==> flow/design.v <==
module axi4_to_wishbone_simple #(
    parameter ADDR_WIDTH = 32,
    parameter DATA_WIDTH = 32,
    parameter ID_WIDTH   = 4
)(
    input  logic clk,
    input  logic rst_n,
    input  logic [ID_WIDTH-1:0]    AXI_AWID,
    input  logic [ADDR_WIDTH-1:0]  AXI_AWADDR,
    input  logic                   AXI_AWVALID,
    output logic                   AXI_AWREADY,
    input  logic [DATA_WIDTH-1:0]  AXI_WDATA,
    input  logic [(DATA_WIDTH/8)-1:0] AXI_WSTRB,
    input  logic                   AXI_WVALID,
    output logic                   AXI_WREADY,
    output logic [ID_WIDTH-1:0]    AXI_BID,
    output logic [1:0]             AXI_BRESP,
    output logic                   AXI_BVALID,
    input  logic                   AXI_BREADY,
    input  logic [ID_WIDTH-1:0]    AXI_ARID,
    input  logic [ADDR_WIDTH-1:0]  AXI_ARADDR,
    input  logic                   AXI_ARVALID,
    output logic                   AXI_ARREADY,
    output logic [ID_WIDTH-1:0]    AXI_RID,
    output logic [DATA_WIDTH-1:0]  AXI_RDATA,
    output logic [1:0]             AXI_RRESP,
    output logic                   AXI_RVALID,
    input  logic                   AXI_RREADY,
    output logic                   WB_CYC,
    output logic                   WB_STB,
    output logic                   WB_WE,
    output logic [ADDR_WIDTH-1:0]  WB_ADDR,
    output logic [DATA_WIDTH-1:0]  WB_WDATA,
    output logic [(DATA_WIDTH/8)-1:0] WB_SEL,
    input  logic [DATA_WIDTH-1:0]  WB_RDATA,
    input  logic                   WB_ACK
);
    typedef enum logic [2:0] {
        IDLE,
        WB_WRITE,
        WB_WRITE_RESP,
        WB_READ,
        WB_READ_RESP
    } state_t;
    state_t state, next_state;
    logic [ADDR_WIDTH-1:0] addr_reg;
    logic [DATA_WIDTH-1:0] wdata_reg;
    logic [(DATA_WIDTH/8)-1:0] wstrb_reg;
    logic [ID_WIDTH-1:0] id_reg;
    logic is_write;
    always_ff @(posedge clk or negedge rst_n) begin
        if (!rst_n) begin
            state <= IDLE;
        end else begin
            state <= next_state;
        end
    end
    always_comb begin
        AXI_BVALID  = 0;
        AXI_BRESP   = 2'b00;
        AXI_BID     = id_reg;
        AXI_RVALID  = 0;
        AXI_RRESP   = 2'b00;
        AXI_RDATA   = WB_RDATA;
        AXI_RID     = id_reg;
        WB_CYC  = 0;
        WB_STB  = 0;
        WB_WE   = 0;
        WB_ADDR = addr_reg;
        WB_WDATA = wdata_reg;
        WB_SEL = wstrb_reg;
        next_state = state;
        case (state)
            IDLE: begin
                if (AXI_AWVALID && AXI_WVALID) begin
                    next_state = WB_WRITE;
                end else if (AXI_ARVALID) begin
                    next_state = WB_READ;
                end
            end
            WB_WRITE: begin
                WB_CYC = 1;
                WB_STB = 1;
                WB_WE  = 1;
                if (WB_ACK) begin
                    next_state = WB_WRITE_RESP;
                end
            end
            WB_WRITE_RESP: begin
                AXI_BVALID = 1;
                if (AXI_BREADY) begin
                    next_state = IDLE;
                end
            end
            WB_READ: begin
                WB_CYC = 1;
                WB_STB = 1;
                if (WB_ACK) begin
                    next_state = WB_READ_RESP;
                end
            end
            WB_READ_RESP: begin
                AXI_RVALID = 1;
                if (AXI_RREADY) begin
                    next_state = IDLE;
                end
            end
        endcase
    end
    always_ff @(posedge clk or negedge rst_n) begin
        AXI_ARREADY <= 0;
        AXI_AWREADY <= 0;
        AXI_WREADY  <= 0;
        if (!rst_n) begin
            addr_reg <= 0;
            wdata_reg <= 0;
            wstrb_reg <= 0;
            id_reg <= 0;
        end else begin
            if (state == IDLE) begin
                if (AXI_AWVALID && AXI_WVALID) begin
                    addr_reg  <= AXI_AWADDR;
                    wdata_reg <= AXI_WDATA;
                    wstrb_reg <= AXI_WSTRB;
                    id_reg    <= AXI_AWID;
                    AXI_AWREADY <= 1;
                    AXI_WREADY  <= 1;
                end else if (AXI_ARVALID) begin
                    addr_reg  <= AXI_ARADDR;
                    id_reg    <= AXI_ARID;
                    AXI_ARREADY <= 1;
                end
            end
        end
    end
endmodule
# == From RTL to reports: axi4_to_wishbone_simple ==
# Tool output for the design above, in the order of the flow.
# Line numbers count from 1 in the design file above.
# Library cell names are shortened.
# A cell with n/a has no value.
# design
top,axi4_to_wishbone_simple
clock,clk
library,sky130hd
pvt_corner,tt_025C_1v80

# == Elaborated design ==
# Source: Yosys, flattened and elaborated, memories not mapped. Widths are those after wreduce. Registers that Yosys merges into a memory's read port (data or address) are not register bits. Print and check cells do not count. Equal cells are merged and count once.
# bits
reg_bits,77
latch_bits,0
mem_bits_rw,0
rom_bits,0
clocked_rd_ports_x_width,0
n_memories,0
input_bits,148
out_inout_bits,120
elab_cells,44
# classes
add_sub_neg,0
mul,0
n_div,0
n_cmp,0
eq_ne,9
n_shift,0
muxes,20
n_logic,0
reduce_logical,8
# op_table
cell,count
32-bit two-way mux,2
3-bit two-way mux,6
3-bit parallel mux with 5-bit select,1
1-bit two-way mux,9
2-bit inequality test (second input constant),4
4-bit two-way mux,2
3-bit by 2-bit equality test with 1-bit output (second input constant),2
6-bit AND reduction,1
5-bit nonzero test,1
2-bit AND reduction,2
3-bit by 1-bit equality test with 1-bit output (second input constant),1
3-bit equality test (second input constant),1
3-bit inequality test (second input constant),1
3-bit logical NOT,1
2-bit nonzero test,1
2-bit OR reduction,1
1-bit logical AND,1

# == Depth ==
# Depth = most cells in a row (Yosys ltp): at word level without a register or memory, in the mapped netlist without a sequential cell, where the memories' decode and read muxes count.
# depth
depth_word,3
abc_area,0
ltp_mapped,5
mapped_depth_nobuf,3

# == Netlist ==
# Yosys stat after the flow's synthesis: flattened, memories mapped to cells. It holds for the ABC_AREA given above (unset counts as 0); a run with the other value may have another netlist.
# by_type
cell_type,count,area_total_um2
dfrtp_1,78,1.95E+03
mux2_2,68,765.734
mux2_4,40,600.576
buf_4,42,315.302
buf_6,7,78.826
dfstp_2,1,26.275
nand2_1,6,22.522
buf_2,4,20.019
o21ai_0,4,20.019
inv_1,5,18.768
o21ai_4,1,16.266
and2_4,1,8.758
a22oi_1,1,7.507
o21bai_1,1,7.507
and3_1,1,6.256
conb_1,1,3.754
# synth_totals
cells,261
yosys_area_um2,3870.0
seq_area_um2,1978.1
ff_cells,79
buffers,53

# == Path before layout ==
# Source: OpenSTA report_checks on the synthesized netlist (no wires, ideal clock, input and output delay 20% of the period each), path of least setup slack; recovery checks are left aside. Register names are those of the netlist, which keeps one name where synthesis merged equal registers.
# synth_path
path_kind,input -> register
from,input AXI_AWVALID
to,register addr_reg[10]
period_ns,1.44
in_delay_ns,0.288
setup_ns,0.125
launch_ns,0.288
arrival_time_ns,1.327
required_time_ns,1.315
setup_slack_ns,-0.012
path_delay_ns,1.164
driving_pins,5
path_buffers,2
synth_period_reached_ns,1.452
# "path_delay_ns" = arrival - input delay + setup time.
# "driving_pins" counts driving pins, that of a launching flip-flop among them; a cell with two outputs on the path counts twice.
# "synth_period_reached_ns" is the clock period less the worst setup slack; recovery checks do not enter. This is arithmetic on one report: input and output delays are still those of the set period (20% each).
# Between the ends stands the longest chain of elaborated cells between them, by number of cells; it is not shown to be the way that was timed. Of several equally long chains one is given.
# A line is the first line of the expression or statement that the cell stems from. Yosys adds cells for indexed reads and writes and turns some case tables into memories.
# A register here has more assigning lines than the two given.
# synth_via
cell_sequence,and2_4 buf_6 o21ai_4 buf_6 mux2_4
elab_chain_len,3
cells_between,4
cone_classes,mux: 1; reduce/logical: 3
# synth_rtl
item,line,rtl
start: declaration,10,"input  logic                   AXI_AWVALID,"
1-bit logical AND,121,if (AXI_AWVALID && AXI_WVALID) begin
2-bit nonzero test,n/a,
2-bit AND reduction,n/a,
end: assignment,115,addr_reg <= 0;
end: assignment,122,addr_reg  <= AXI_AWADDR;
end: declaration,46,logic [ADDR_WIDTH-1:0] addr_reg;

# == Timing after layout ==
# From the final timing report of entry A: the path of least setup slack in the routed layout; clock arrival at registers is part of the times.
# layout_path
path_kind,register -> register
from,register state
to,register addr_reg[4]
period_ns,1.23
setup_ns,0.11
launch_ns,0.33
arrival_time_ns,1.49
required_time_ns,1.44
setup_slack_ns,-0.04
driving_pins,4
path_buffers,1
# Where an end lacks its bit number, it is one bit of the signal, or one of the new flip-flops if synthesis recoded a state register.
# A register here has more assigning lines than the two given.
# layout_via
cell_sequence,dfstp_2 o21ai_4 buf_12 mux2_4
# layout_rtl
item,line,rtl
start: declaration,45,"state_t state, next_state;"
start: assignment,53,state <= IDLE;
start: assignment,55,state <= next_state;
end: assignment,115,addr_reg <= 0;
end: assignment,122,addr_reg  <= AXI_AWADDR;
end: declaration,46,logic [ADDR_WIDTH-1:0] addr_reg;
# Chain of elaborated cells between the ends: none given.

# 2 stored runs of axi4_to_wishbone_simple in the flow (synthesis by Yosys, layout by OpenROAD, sky130hd cells), in arbitrary order. Constraints: input delay and output delay 20% of the set period each, output load 0.01 pF.
# "clock_period_reached_ns" means the clock period less the worst setup slack. The figure is calculated, with input and output delays left at 20% of the set period.
# "timing.worst_path_ns": the worst setup path's part of the clock period (all of it between registers, 20% less for each end at a port) less its slack. A launch clock that arrives late makes it longer, a capture clock that arrives late makes it shorter.
# By "totalPower_mw" is meant OpenSTA's value without simulated activity: inputs other than the clock are taken to toggle once in ten clock periods, and the tool carries that through the logic.
# A setting shown as - is not set for that run.
# Among the results, - means that no value is shown for the run.
name,entry A,entry B
period_ns,1.23,2.1
CAP_MARGIN,20,5
CORE_MARGIN,2,10
CORE_UTILIZATION,40,69
SLEW_MARGIN,20,20
SETUP_SLACK_MARGIN,-,-0.08
PLACE_DENSITY_LB_ADDON,-,0.16
CELL_PAD_IN_SITES_GLOBAL_PLACEMENT,-,1
TNS_END_PERCENT,-,10
GPL_TIMING_DRIVEN,-,1
ws_setup_ns,-0.042,-
yosys.chip_area_um2,3870.0,-
clock_period_reached_ns,1.272,-
utilization_frac,0.626,-
tns_setup_ns,-0.622,-
design_die_area_um2,10477.6,-
totalPower_mw,11.339,-
final_stdcell_area_um2,5838.1,-
timing.worst_path_ns,1.27,-
path_kind,register -> register,-
ws_hold_ns,0.238,-
# Entry B: not finished: placement ended with error FLW-0024
