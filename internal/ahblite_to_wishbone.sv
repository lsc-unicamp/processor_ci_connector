==> flow/design.v <==
module ahb_to_wishbone #(
    parameter ADDR_WIDTH = 32,
    parameter DATA_WIDTH = 32
)(
    input logic                   HCLK,
    input logic                   HRESETn,
    input  logic [ADDR_WIDTH-1:0] HADDR,
    input  logic [1:0]            HTRANS,
    input  logic                  HWRITE,
    input  logic [2:0]            HSIZE,
    input  logic [2:0]            HBURST,
    input  logic [3:0]            HPROT,
    input  logic                  HLOCK,
    input  logic [DATA_WIDTH-1:0] HWDATA,
    input  logic                  HREADY,
    output logic [DATA_WIDTH-1:0] HRDATA,
    output logic                  HREADYOUT,
    output logic [1:0]            HRESP,
    output logic                  wb_cyc,
    output logic                  wb_stb,
    output logic                  wb_we,
    output logic [3:0]            wb_wstrb,
    output logic [ADDR_WIDTH-1:0] wb_adr,
    output logic [DATA_WIDTH-1:0] wb_dat_w,
    input  logic [DATA_WIDTH-1:0] wb_dat_r,
    input  logic                  wb_ack
);
    logic ahb_active;
    logic [2:0] burst_cnt;
    logic burst_en;
    logic [ADDR_WIDTH-1:0] base_addr;
    logic [2:0] beat_size;
    logic ahb_access;
    assign ahb_access = (HTRANS[1] || HWRITE) && HREADY;
    logic ready;
    assign HRESP     = 2'b00;  
    assign HREADYOUT = ((!ahb_active) || ready) && HRESETn;
    assign wb_dat_w  = HWDATA;
    logic is_burst;
    assign is_burst = |HBURST;  
    always_ff @(posedge HCLK or negedge HRESETn) begin
        if (!HRESETn) begin
            wb_cyc      <= 0;
            wb_stb      <= 0;
            wb_we       <= 0;
            wb_adr      <= 0;
            ahb_active  <= 0;
            burst_cnt   <= 0;
            burst_en    <= 0;
            base_addr   <= 0;
            beat_size   <= 0;
            ready       <= 0;
        end else begin
            ready  <= 0;
            wb_cyc <= 0;
            wb_stb <= 0;
            if (ahb_access && !ahb_active) begin
                wb_adr     <= HADDR  & ~32'd3;  
                wb_we      <= HWRITE;
                wb_wstrb   <= wstrb;
                wb_cyc     <= 1;
                wb_stb     <= 1;
                ahb_active <= 1;
                base_addr  <= HADDR;
                beat_size  <= HSIZE;
                burst_cnt  <= get_burst_len(HBURST);  
                burst_en   <= is_burst;
            end else if (ahb_active && wb_ack) begin
                if (burst_en && burst_cnt > 1) begin
                    wb_cyc     <= 1;
                    wb_stb     <= 1;
                    wb_we      <= HWRITE;
                    wb_adr     <= next_burst_addr(wb_adr, beat_size);
                    burst_cnt  <= burst_cnt - 1;
                    ahb_active <= 1;  
                end else begin
                    ahb_active <= 0;
                    burst_en   <= 0;
                    ready      <= 1;
                    HRDATA     <= wb_dat_r;
                end
            end
        end
    end
    logic [3:0] wstrb;
    always_comb begin
        wstrb = 4'b0000;
        case (HSIZE)
            3'b000: begin  
                case (HADDR[1:0])
                    2'b00: wstrb = 4'b0001;
                    2'b01: wstrb = 4'b0010;
                    2'b10: wstrb = 4'b0100;
                    2'b11: wstrb = 4'b1000;
                endcase
            end
            3'b001: begin  
                case (HADDR[1:0])
                    2'b00: wstrb = 4'b0011;
                    2'b10: wstrb = 4'b1100;
                    default: wstrb = 4'b0000;  
                endcase
            end
            3'b010: begin  
                wstrb = 4'b1111;
            end
            default: wstrb = 4'b0000;  
        endcase
    end
    function [4:0] get_burst_len(input [2:0] burst);
        case (burst)
            3'b000: get_burst_len = 5'd1;   
            3'b001: get_burst_len = 5'd4;   
            3'b010: get_burst_len = 5'd8;   
            3'b011: get_burst_len = 5'd16;  
            default: get_burst_len = 5'd1;  
        endcase
    endfunction
    function [ADDR_WIDTH-1:0] next_burst_addr(
        input [ADDR_WIDTH-1:0] addr,
        input [2:0] size
    );
        begin
            next_burst_addr = addr + (1 << size);  
        end
    endfunction
endmodule
From RTL to reports: ahb_to_wishbone --
What the tools print for ahb_to_wishbone, step after step. Lines are those of the file above, counted from 1. Library cell names are shortened. The mark -- stands for no value.
Set-up: top module ahb_to_wishbone, clock HCLK, standard-cell library sky130hd, corner tt_025C_1v80

Word level --
Counts by Yosys on the flattened word-level netlist (proc, flatten, opt, wreduce; memories kept). Register bits leave out memories and registers merged into their read ports (data or address). Print and check cells are left out. Cells with the same type and inputs are merged into one.
Cells by class: add/subtract/negate cells 2, magnitude comparators 1, eq/ne operators 9, shift operators 1, muxes and demuxes 24, bitwise operators 2, reductions and logical operators 17
Operator list (count):
- 2-to-1 mux 32 bit | 3
- << shifter 1 x 3 -> 32 bit with constant A | 1
- adder 32 bit | 1
- case mux 4 bit (select 4 bit) | 1
- 2-to-1 mux 1 bit | 14
- case mux 4 bit (select 3 bit) | 1
- == test 3 x 2 -> 1 bit with constant B | 3
- case mux 3 bit (select 3 bit) | 1
- 2-to-1 mux 3 bit | 3
- case mux 4 bit (select 2 bit) | 1
- AND reduction 2 bit | 3
- == test 3 x 1 -> 1 bit with constant B | 2
- logical AND 1 bit | 5
- == test 2 bit with constant B | 2
- nonzero test 2 bit | 2
- AND reduction 4 bit | 1
- subtractor 3 x 1 -> 3 bit with constant B | 1
- > comparator 3 x 1 -> 1 bit with constant B | 1
- logical NOT 3 bit | 1
- OR reduction 3 bit | 1
- logical OR 1 bit | 2
- inverter 1 bit | 2
- == test 2 x 1 -> 1 bit with constant B | 1
- inequality test 2 bit with constant B | 1
- logical NOT 2 bit | 1
- logical NOT 1 bit | 1
Word-level totals: flip-flop bits (word level) 79, bits of input ports 114, output and inout port bits 106

Logic depth --
Yosys ltp: most cells in a row. Word level: on the elaborated netlist, between registers, memories and ports. Mapped: between sequential cells and ports; inverters and the memories' decode and read muxes count.
Depth: depth after elaboration 5, ABC_AREA 0, depth in mapped cells 12, gate-level depth less buffers 10

Netlist --
Source: synth_stat.txt of the flow (Yosys; design flattened, memories mapped). It holds for the ABC_AREA given above (unset counts as 0); a run with the other value may have another netlist. Totals and module areas in this step are rounded.
Cells by type:
- dfrtp_1 | count 43, total area 1.08E+03 µm²
- edfxtp_1 | count 36, total area 1.08E+03 µm²
- buf_4 | count 35, total area 262.752 µm²
- xnor2_1 | count 26, total area 227.718 µm²
- nand2_1 | count 58, total area 217.709 µm²
- o21ai_0 | count 26, total area 130.125 µm²
- ha_1 | count 10, total area 125.12 µm²
- a21oi_1 | count 17, total area 85.082 µm²
- nor2_1 | count 19, total area 71.318 µm²
- clkbuf_1 | count 15, total area 56.304 µm²
- nor4_1 | count 9, total area 56.304 µm²
- and3_1 | count 8, total area 50.048 µm²
- inv_1 | count 12, total area 45.043 µm²
- nor3_1 | count 8, total area 40.038 µm²
- nor4_2 | count 3, total area 37.536 µm²
- nand3_1 | count 6, total area 30.029 µm²
- o21a_1 | count 4, total area 30.029 µm²
- o21ai_1 | count 6, total area 30.029 µm²
Other cell types: 33; their cells: 51.
Synthesis totals: mapped cells 392, mapped area 4100 µm², sequential area 2160 µm², mapped flip-flops 79

Worst setup path after synthesis --
Source: OpenSTA report_checks on the synthesized netlist (no wires, ideal clock, input and output delay 20% of the period each), path of least setup slack; recovery checks are left aside. Register names are those of the netlist, which keeps one name where synthesis merged equal registers.
Timing path post-synthesis: kind reg2reg, start point register beat_size[1], end point register wb_adr[26], clock period 3630 ps, arrival 2377 ps, required time 3543 ps, slack 1167 ps, delay of the path 2464 ps, stages on the path 10, synthesis period reached 2463 ps
"delay of the path" = arrival - input delay + setup time. "stages on the path": output pins that drive a net of the path, with the launching flip-flop's if there is one; two outputs of one cell count as two. "synthesis period reached" is the clock period less the worst setup slack; recovery checks do not enter. This is arithmetic on one report: input and output delays are still those of the set period (20% each). The rows between start and end are the longest chain of elaborated cells between them; the timing report does not say that the signal goes this way. Where chains are equally long, one stands for them. Each line given opens the expression or statement behind the cell; cells for indexed reads and writes are added by Yosys, which also makes memories of some case tables. A register here has more assigning lines than the two given.
Between the ends, post-synthesis: cells stage by stage dfrtp_1 clkbuf_1 nor3b_1 ha_1 nor2b_1 o31a_1 nor4b_4 nor2_1 a31o_2 o211ai_1, cells in the longest elaborated chain 5, elaborated cells on any way between the ends 5, RTL lines with such cells 4
Ends and longest elaborated chain, post-synthesis:
- from (decl) | RTL line 32 | logic [2:0] beat_size;
- from (assign) | RTL line 51 | beat_size   <= 0;
- from (assign) | RTL line 65 | beat_size  <= HSIZE;
- << shifter 1 x 3 -> 32 bit | RTL line 124 | next_burst_addr = addr + (1 << size);
- adder 32 bit | RTL line 124
- 2-to-1 mux 32 bit | RTL line 69 | if (burst_en && burst_cnt > 1) begin
- 2-to-1 mux 32 bit | RTL line 68 | end else if (ahb_active && wb_ack) begin
- 2-to-1 mux 32 bit | RTL line 57 | if (ahb_access && !ahb_active) begin
- to (assign) | RTL line 58 | wb_adr     <= HADDR  & ~32'd3;
- to (assign) | RTL line 73 | wb_adr     <= next_burst_addr(wb_adr, beat_size);
- to (decl) | RTL line 23 | output logic [ADDR_WIDTH-1:0] wb_adr,

Add stored flow runs of ahb_to_wishbone

Module ahb_to_wishbone, platform sky130hd: 2 stored runs of the flow (Yosys, OpenROAD) with differing settings, in no particular order. Input and output delays are each 20% of the period that was set; the output load is 0.01 pF.
[flow run 1] settings: period_ns=1.74, CORE_UTILIZATION=61, SETUP_SLACK_MARGIN=0.3, PLACE_DENSITY_LB_ADDON=0.04, CORE_ASPECT_RATIO=1.68, CORE_MARGIN=5, CELL_PAD_IN_SITES_GLOBAL_PLACEMENT=0, CELL_PAD_IN_SITES_DETAIL_PLACEMENT=2, GPL_TIMING_DRIVEN=0, CAP_MARGIN=20, SLEW_MARGIN=20
[flow run 1] result: did not finish, placement stopped with FLW-0024
[flow run 2] settings: period_ns=3.13, CORE_UTILIZATION=56, CORE_MARGIN=6, CELL_PAD_IN_SITES_GLOBAL_PLACEMENT=3, CELL_PAD_IN_SITES_DETAIL_PLACEMENT=0, TNS_END_PERCENT=80, ABC_AREA=1, GPL_TIMING_DRIVEN=1, CTS_CLUSTER_SIZE=29, CTS_CLUSTER_DIAMETER=31, CAP_MARGIN=20, SLEW_MARGIN=20
[flow run 2] result: did not finish, placement stopped with GPL-0301
